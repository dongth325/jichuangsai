==> flow/design.v <==
module ysyx_24090012_CLINT (
    input wire         clk,
    input wire         rst,
    input  wire        s_axi_arvalid,
    output reg         s_axi_arready,
    input  wire [31:0] s_axi_araddr,
    output reg         s_axi_rvalid,
    input  wire        s_axi_rready,
    output reg [31:0]  s_axi_rdata,
    output wire [1:0]  s_axi_rresp
);
    reg [63:0] mtime;
    localparam IDLE = 1'b0;
    localparam READ = 1'b1;
    reg state;
    reg next_state;
    reg [31:0] addr_r;   
    always @(posedge clk) begin
        if (rst) begin
            mtime <= 64'h0;
        end else begin
            mtime <= mtime + 64'h1;
        end
    end
    always @(posedge clk) begin
        if (rst) begin
            state <= IDLE;
        end else begin
            state <= next_state;
        end
    end
    always @(posedge clk) begin
        if (rst) begin
            addr_r <= 32'h0;
        end else if (state == IDLE && s_axi_arvalid) begin
            addr_r <= s_axi_araddr;   
        end
    end
    always @(*) begin
        case (state)
            IDLE: begin
                if (s_axi_arvalid) begin
                    next_state = READ;
                end else begin
                    next_state = IDLE;
                end
            end
            READ: begin
                if (s_axi_rready) begin
                    next_state = IDLE;
                end else begin
                    next_state = READ;
                end
            end
            default: next_state = IDLE;
        endcase
    end
    always @(posedge clk) begin
        if (rst) begin
            s_axi_arready <= 1'b0;
            s_axi_rvalid <= 1'b0;
            s_axi_rdata <= 32'h0;
        end else begin
            case (state)
                IDLE: begin
                    s_axi_arready <= 1'b1;   
                    s_axi_rvalid <= 1'b0;    
                end
                READ: begin
                    s_axi_arready <= 1'b0;   
                    s_axi_rvalid <= 1'b1;    
                    case (addr_r[3:0])
                        4'h8: s_axi_rdata <= mtime[31:0];    
                        4'hC: s_axi_rdata <= mtime[63:32];   
                        default: s_axi_rdata <= 32'h0;       
                    endcase
                end
            endcase
        end
    end
    assign s_axi_rresp = 2'b00;
endmodule
# Step by step through the tools: ysyx_24090012_CLINT
# The steps from the RTL of ysyx_24090012_CLINT to its reports follow in flow order.
# Line numbers count from 1 in the design file above.
# Cell names lack the library's common part.
# A cell with - has no value.
dict set report inputs {
  top_module {ysyx_24090012_CLINT}
  clock_port {clk}
  library {sky130hd}
  corner {tt_025C_1v80}
}

# Elaborated design
# Yosys after proc, flatten, opt, wreduce and memory -nomap, before mapping. Enables and synchronous resets that opt folds into registers are not counted as muxes. Memory bits, and registers merged into a memory's read port (data or address), are not among the register bits. Print and check cells are not counted. Equal cells are merged and count once.
dict set report bits {
  in_bits 36
  word_cells 17
  regBits 103
}
dict set report classes {
  n_eq 2
  n_reduce_logical 1
  bitwise 1
  muxes 6
  n_addsub 1
}
# cell n
set op_table {}
lappend op_table {{64-bit by 1-bit adder with 64-bit output with constant B} 1}
lappend op_table {{32-bit case mux with 2-bit select} 1}
lappend op_table {{4-bit == test with constant B} 2}
lappend op_table {{1-bit case mux with 2-bit select} 3}
lappend op_table {{1-bit 2-to-1 mux} 2}
lappend op_table {{1-bit logical AND} 1}
lappend op_table {{1-bit NOT} 1}

# Longest topological paths
# Longest topological path by Yosys (ltp), each cell counted once; first at word level (registers and memories cut), then after technology mapping (sequential cells cut; the memories' decode and read muxes count).
dict set report depth {
  depth_word 2
  abc_area 0
  mapped_depth 8
  depth_no_buf 6
}

# Netlist
# The flow's flattened synthesis, as Yosys stat reports it; memories are mapped. The netlist is that of the ABC_AREA named above (0 if unset); the other value can give another one.
# The area totals of this step are shown rounded.
# cell_type n
set by_type {}
lappend by_type {dfxtp_1 103}
lappend by_type {nor2_1 86}
lappend by_type {a211oi_1 33}
lappend by_type {a22oi_1 32}
lappend by_type {xor2_1 22}
lappend by_type {nand4_1 25}
lappend by_type {xnor2_1 15}
lappend by_type {a21oi_1 25}
lappend by_type {nand3_1 22}
lappend by_type {clkbuf_1 29}
lappend by_type {nand2_1 27}
lappend by_type {nor4_1 13}
lappend by_type {or3_1 13}
lappend by_type {o21ai_0 16}
lappend by_type {o31ai_1 9}
lappend by_type {or4_1 9}
lappend by_type {mux2i_1 4}
lappend by_type {and3_1 6}
# Other cell types: 22; their cells: 44.
dict set report mapped {
  area_um2 4570
  cells 533
  ffs 103
  buf_cells 36
}

# Timing after synthesis
# OpenSTA on the mapped netlist: ideal clock, no wires. The path of least setup slack (recovery checks aside). Input and output delay are each 20% of the period. Register names are those of the netlist, which keeps one name where synthesis merged equal registers.
dict set report synth_path {
  kind {register to register}
  start {register mtime[0]}
  end {register mtime[50]}
  clock_period_ns 3.01
  setup_ns 0.070
  required_time_ns 2.940
  delay_ns 2.589
  arrival_ns 2.519
  driving_pins 9
  slack_ns 0.421
  period_less_setup_slack_ns 2.589
}
# "delay_ns" is the arrival time less input delay plus setup time.
# "driving_pins" counts driving pins, that of a launching flip-flop among them; a cell with two outputs on the path counts twice.
# "period_less_setup_slack_ns" is the clock period less the worst setup slack; recovery checks do not enter. This is arithmetic on one report: input and output delays are still those of the set period (20% each).
# Between the ends stands the longest chain of elaborated cells between them, by number of cells; it is not shown to be the way that was timed. Of several equally long chains one is given.
# Each line given opens the expression or statement behind the cell; cells for indexed reads and writes are added by Yosys, which also makes memories of some case tables.
dict set report synth_between {
  path_cell_list {dfxtp_1 ha_1 nand4_1 or4_4 buf_6 or3_4 buf_6 or4_1 a21oi_1}
  elab_chain_len 1
}
# item line_no
set synth_rtl {}
lappend synth_rtl {{from (decl)} 12} ;# reg [63:0] mtime;
lappend synth_rtl {{from (assign)} 20} ;# mtime <= 64'h0;
lappend synth_rtl {{from (assign)} 22} ;# mtime <= mtime + 64'h1;
lappend synth_rtl {{64-bit by 1-bit adder with 64-bit output} 22}
lappend synth_rtl {{to (assign)} 20}
lappend synth_rtl {{to (assign)} 22}
lappend synth_rtl {{to (decl)} 12}

# Timing after layout
# From the final timing report of run 1: the path of least setup slack in the routed layout; clock arrival at registers is part of the times.
dict set report layout_path {
  kind {register to register}
  start {register mtime[0]}
  end {register mtime[50]}
  clock_period_ns 2.58
  arrival_ns 2.79
  slack_ns 0.07
  setup_ns 0.07
  required_time_ns 2.86
  driving_pins 7
}
# Between the ends stands the longest chain of elaborated cells between them, by number of cells; it is not shown to be the way that was timed. Of several equally long chains one is given.
dict set report layout_between {
  path_cell_list {dfxtp_1 ha_1 nand4_1 or4_4 or3_4 or4_1 a21oi_1}
  elab_chain_len 1
}
# item line_no
set layout_rtl {}
lappend layout_rtl {{from (decl)} 12} ;# reg [63:0] mtime;
lappend layout_rtl {{from (assign)} 20} ;# mtime <= 64'h0;
lappend layout_rtl {{from (assign)} 22} ;# mtime <= mtime + 64'h1;
lappend layout_rtl {{64-bit by 1-bit adder with 64-bit output} 22}
lappend layout_rtl {{to (assign)} 20}
lappend layout_rtl {{to (assign)} 22}
lappend layout_rtl {{to (decl)} 12}

; Measured results for ysyx_24090012_CLINT: 2 stored runs of the Yosys and OpenROAD flow on sky130hd. The settings differ; the order carries no meaning. The constraints put input and output delay at 20% of the set period each and load the outputs with 0.01 pF.
; By "period_reached_ns" is meant the clock period of the run minus its worst setup slack. This is arithmetic on one report: input and output delays are still those of the set period (20% each).
; By "worstPathTime_ns" is meant the share of the clock period that the worst setup path is allowed (20% is reserved at inputs, 20% at outputs), minus its slack. Clock arrival times at its registers enter into it.
; "totalPower_mw": no workload was simulated; the value follows from the tool's default switching activity.
; The measured numbers are rounded.

[run 1: settings]
period_ns = 2.58
CORE_UTILIZATION = 20
SETUP_SLACK_MARGIN = -0.24
PLACE_DENSITY_LB_ADDON = 0.11
HOLD_SLACK_MARGIN = -0.1
CELL_PAD_IN_SITES_GLOBAL_PLACEMENT = 2
ABC_AREA = 0
GPL_TIMING_DRIVEN = 1
CTS_CLUSTER_SIZE = 52
MIN_ROUTING_LAYER = met2
CAP_MARGIN = 20
CORE_MARGIN = 2
SLEW_MARGIN = 20
[run 1: results]
tns_ns = 0.000
design.die.area_um2 = 24100
final_setup_ws_ns = 0.066
totalPower_mw = 3.28
fin_hold_ws_ns = 0.484
worstPathTime_ns = 2.51
worst_setup_path_type = register to register
finalUtil_frac = 0.262
final_cell_area_um2 = 5920
period_reached_ns = 2.514
post_synth_area_um2 = 4570

[run 2: settings]
period_ns = 2.41
CAP_MARGIN = 20
CORE_MARGIN = 2
CORE_UTILIZATION = 40
SLEW_MARGIN = 20
[run 2: results]
tns_ns = 0.000
design.die.area_um2 = 12300
final_setup_ws_ns = 0.019
totalPower_mw = 3.43
fin_hold_ws_ns = 0.483
worstPathTime_ns = 2.39
worst_setup_path_type = register to register
finalUtil_frac = 0.513
final_cell_area_um2 = 5780
period_reached_ns = 2.391
post_synth_area_um2 = 4570
