==> flow/design.v <==
module ysyx_24090012_IFU (
    input  wire         clock,
    input  wire         reset,
    input  wire         if_allow_in,     
    input  wire [31:0]  if_next_pc,      
    input  wire         idu_ready,       
    output reg         idu_valid,       
    output reg [31:0]  idu_pc,          
    output reg [31:0]  idu_inst,        
    input  wire         io_master_arready,
    output reg         io_master_arvalid,
    output wire [31:0]  io_master_araddr,
    output wire [3:0]   io_master_arid,
    output wire [7:0]   io_master_arlen,
    output wire [2:0]   io_master_arsize,
    output wire [1:0]   io_master_arburst,
    output reg [1:0] state_out,
    input  wire         io_master_rvalid,
    input  wire [31:0]  io_master_rdata,
    input  wire [3:0]   io_master_rid,
    input  wire         io_master_rlast,
    input  wire [1:0]   io_master_rresp,
    output reg         io_master_rready
);
    localparam IDLE       = 2'b00;
    localparam FETCH_ADDR = 2'b01;
    localparam FETCH_DATA = 2'b10;
    reg [1:0] state;
    reg [1:0] next_state;
    reg [31:0] saved_pc;     
    reg [3:0]  curr_id;      
    always @(posedge clock) begin
        if (reset) begin
            state <= IDLE;
            curr_id <= 4'h0;
            saved_pc <= 32'h0;
        end else begin
            state <= next_state;
            if (next_state == FETCH_ADDR) begin
                saved_pc <= if_next_pc;
                curr_id <= curr_id + 4'h1;
            end
        end
    end
    always @(*) begin
        next_state = state;
        io_master_arvalid = 1'b0;
        io_master_rready = 1'b0;
        idu_valid = 1'b0;
        state_out = state;
        case (state)
            IDLE: begin
                if (if_allow_in) begin
                    next_state = FETCH_ADDR;
                end
            end
            FETCH_ADDR: begin
                io_master_arvalid = 1'b1;
                if (io_master_arready) begin
                    next_state = FETCH_DATA;
                end
            end
            FETCH_DATA: begin
                io_master_rready = 1'b1;
                if (io_master_rvalid && (io_master_rid == curr_id)) begin
                    idu_valid = 1'b1;
                    if (idu_ready) begin
                        next_state = IDLE;
                    end
                end
            end
            default: begin
                next_state = IDLE;
            end
        endcase
    end
    assign io_master_araddr  = saved_pc;
    assign io_master_arid    = curr_id;
    assign io_master_arlen   = 8'b0;         
    assign io_master_arsize  = 3'b010;       
    assign io_master_arburst = 2'b01;        
    assign idu_pc    = saved_pc;
    assign idu_inst  = io_master_rdata;
endmodule
# --- Step by step through the tools: ysyx_24090012_IFU ---
# What the tools print for ysyx_24090012_IFU, step after step.
# Lines are those of the file above, counted from 1.
# Cell names lack the library's common part.
setup:
  top_module: "ysyx_24090012_IFU"
  clock: "clock"
  library: "sky130hd"
  corner: "tt_025C_1v80"

# --- Word-level counts ---
# Yosys after proc, flatten, opt, wreduce and memory -nomap, before mapping. Enables and synchronous resets that opt folds into registers are not counted as muxes. Memory bits, and registers merged into a memory's read port (data or address), are not among the register bits. Print and check cells are not counted. Equal cells are merged and count once.
op_classes:
  add_sub_neg: 1
  n_eq: 4
  mux: 9
  reduce_logical: 2
op_table:
  columns: ["cell", "n"]
  rows:
  - ["two-way mux 2 bit", 4]
  - ["case mux 2 bit (select 3 bit)", 1]
  - ["== test 2 x 1 -> 1 bit with constant B", 2]
  - ["adder 4 x 1 -> 4 bit with constant B", 1]
  - ["== test 4 bit", 1]
  - ["two-way mux 1 bit", 4]
  - ["== test 2 bit with constant B", 1]
  - ["logical NOT 2 bit", 1]
  - ["logical AND 1 bit", 1]
bits:
  regBits: 38
  output_inout_bits: 118
  elab_cells: 19

# --- Longest topological paths ---
# Longest topological path by Yosys (ltp), each cell counted once; first at word level (registers and memories cut), then after technology mapping (sequential cells cut; the memories' decode and read muxes count).
logic_depth:
  ltp_word: 5
  ABC_AREA: 0
  ltp_mapped: 6
  ltp_nobuf: 4

# --- After synthesis ---
# Yosys stat after the flow's synthesis: flattened, memories mapped to cells. It holds for the ABC_AREA given above (unset counts as 0); a run with the other value may have another netlist.
mapped:
  stdcells: 256
  synth_area_um2: 2005.7
  ff_cells: 38
  n_buf: 88
by_type:
  columns: ["type", "n"]
  rows:
  - ["dfxtp_1", 38]
  - ["buf_4", 77]
  - ["nand2_1", 67]
  - ["a21oi_1", 34]
  - ["buf_2", 7]
  - ["xnor2_1", 3]
  - ["xor2_1", 3]
  - ["clkbuf_1", 4]
  - ["nor2_1", 4]
  - ["nand2b_4", 1]
  - ["ha_1", 1]
  - ["nand2b_1", 2]
  - ["nand3_1", 2]
  - ["a21oi_2", 1]
  - ["a221oi_1", 1]
  - ["and4_1", 1]
  - ["a211oi_1", 1]
  - ["a21o_1", 1]
# Not listed: further types 6, cells in them 8.

# --- Timing after synthesis ---
# Source: OpenSTA report_checks on the synthesized netlist (no wires, ideal clock, input and output delay 20% of the period each), path of least setup slack; recovery checks are left aside. Register names are those of the netlist, which keeps one name where synthesis merged equal registers.
synth_path:
  path_type: "register -> output"
  start: "register curr_id[2]"
  end: "output port idu_valid"
  period_ps: 1740
  out_delay_ps: 348
  launch_ps: 0
  arrival_time_ps: 1006
  required_time_ps: 1392
  setup_slack_ps: 386
  path_delay_ps: 1006
  driving_pins: 5
  n_path_buf: 0
  period_less_setup_slack_ps: 1354
# "path_delay_ps" = arrival - input delay + setup time.
# At an output port there is no setup time.
# "driving_pins": output pins that drive a net of the path, with the launching flip-flop's if there is one; two outputs of one cell count as two.
# "period_less_setup_slack_ps" = period - worst setup slack (recovery checks aside). The figure is calculated, with input and output delays left at 20% of the set period.
# The rows between start and end are the longest chain of elaborated cells between them; the timing report does not say that the signal goes this way. Where chains are equally long, one stands for them.
# A line is the first line of the expression or statement that the cell stems from. Yosys adds cells for indexed reads and writes and turns some case tables into memories.
synth_between:
  path_cell_list: "dfxtp_1 xor2_1 nor3_1 nand3_1 nor2_1"
  elab_chain_len: 4
  cells_between: 4
  lines_between: 2
synth_lines:
  columns: ["element", "line", "source"]
  rows:
  - ["start, declared", 31, "reg [3:0]  curr_id;"]
  - ["start, assigned", 35, "curr_id <= 4'h0;"]
  - ["start, assigned", 41, "curr_id <= curr_id + 4'h1;"]
  - ["== test 4 bit", 65, "if (io_master_rvalid && (io_master_rid == curr_id)) begin"]
  - ["logical AND 1 bit", 65, null]
  - ["two-way mux 1 bit", 65, null]
  - ["two-way mux 1 bit", 51, "case (state)"]
  - ["end, declared", 7, "output reg         idu_valid,"]

# Record of 2 stored runs of the RTL-to-layout flow on ysyx_24090012_IFU, platform sky130hd. The runs are unordered. Constraints: input delay and output delay 20% of the set period each, output load 0.01 pF.
runs:
  - name: "record 1"
    settings:
      period_ns: 1.12
      CORE_UTILIZATION: 70
      PLACE_DENSITY_LB_ADDON: 0.06
      HOLD_SLACK_MARGIN: -0.06
      CELL_PAD_IN_SITES_GLOBAL_PLACEMENT: 3
      CELL_PAD_IN_SITES_DETAIL_PLACEMENT: 1
      GPL_TIMING_DRIVEN: 1
      CAP_MARGIN: 40
      SLEW_MARGIN: 40
      CORE_MARGIN: 2
    outcome: "did not finish, placement stopped with FLW-0024"
  - name: "record 2"
    settings:
      period_ns: 0.897
      CORE_UTILIZATION: 48
      SETUP_SLACK_MARGIN: -0.06
      PLACE_DENSITY_LB_ADDON: 0.24
      CELL_PAD_IN_SITES_DETAIL_PLACEMENT: 0
      ABC_AREA: 1
      GPL_TIMING_DRIVEN: 0
      MAX_ROUTING_LAYER: "met4"
      CAP_MARGIN: 20
      CORE_MARGIN: 2
      SLEW_MARGIN: 20
    outcome: "did not finish, clock tree synthesis stopped with DPL-0038"
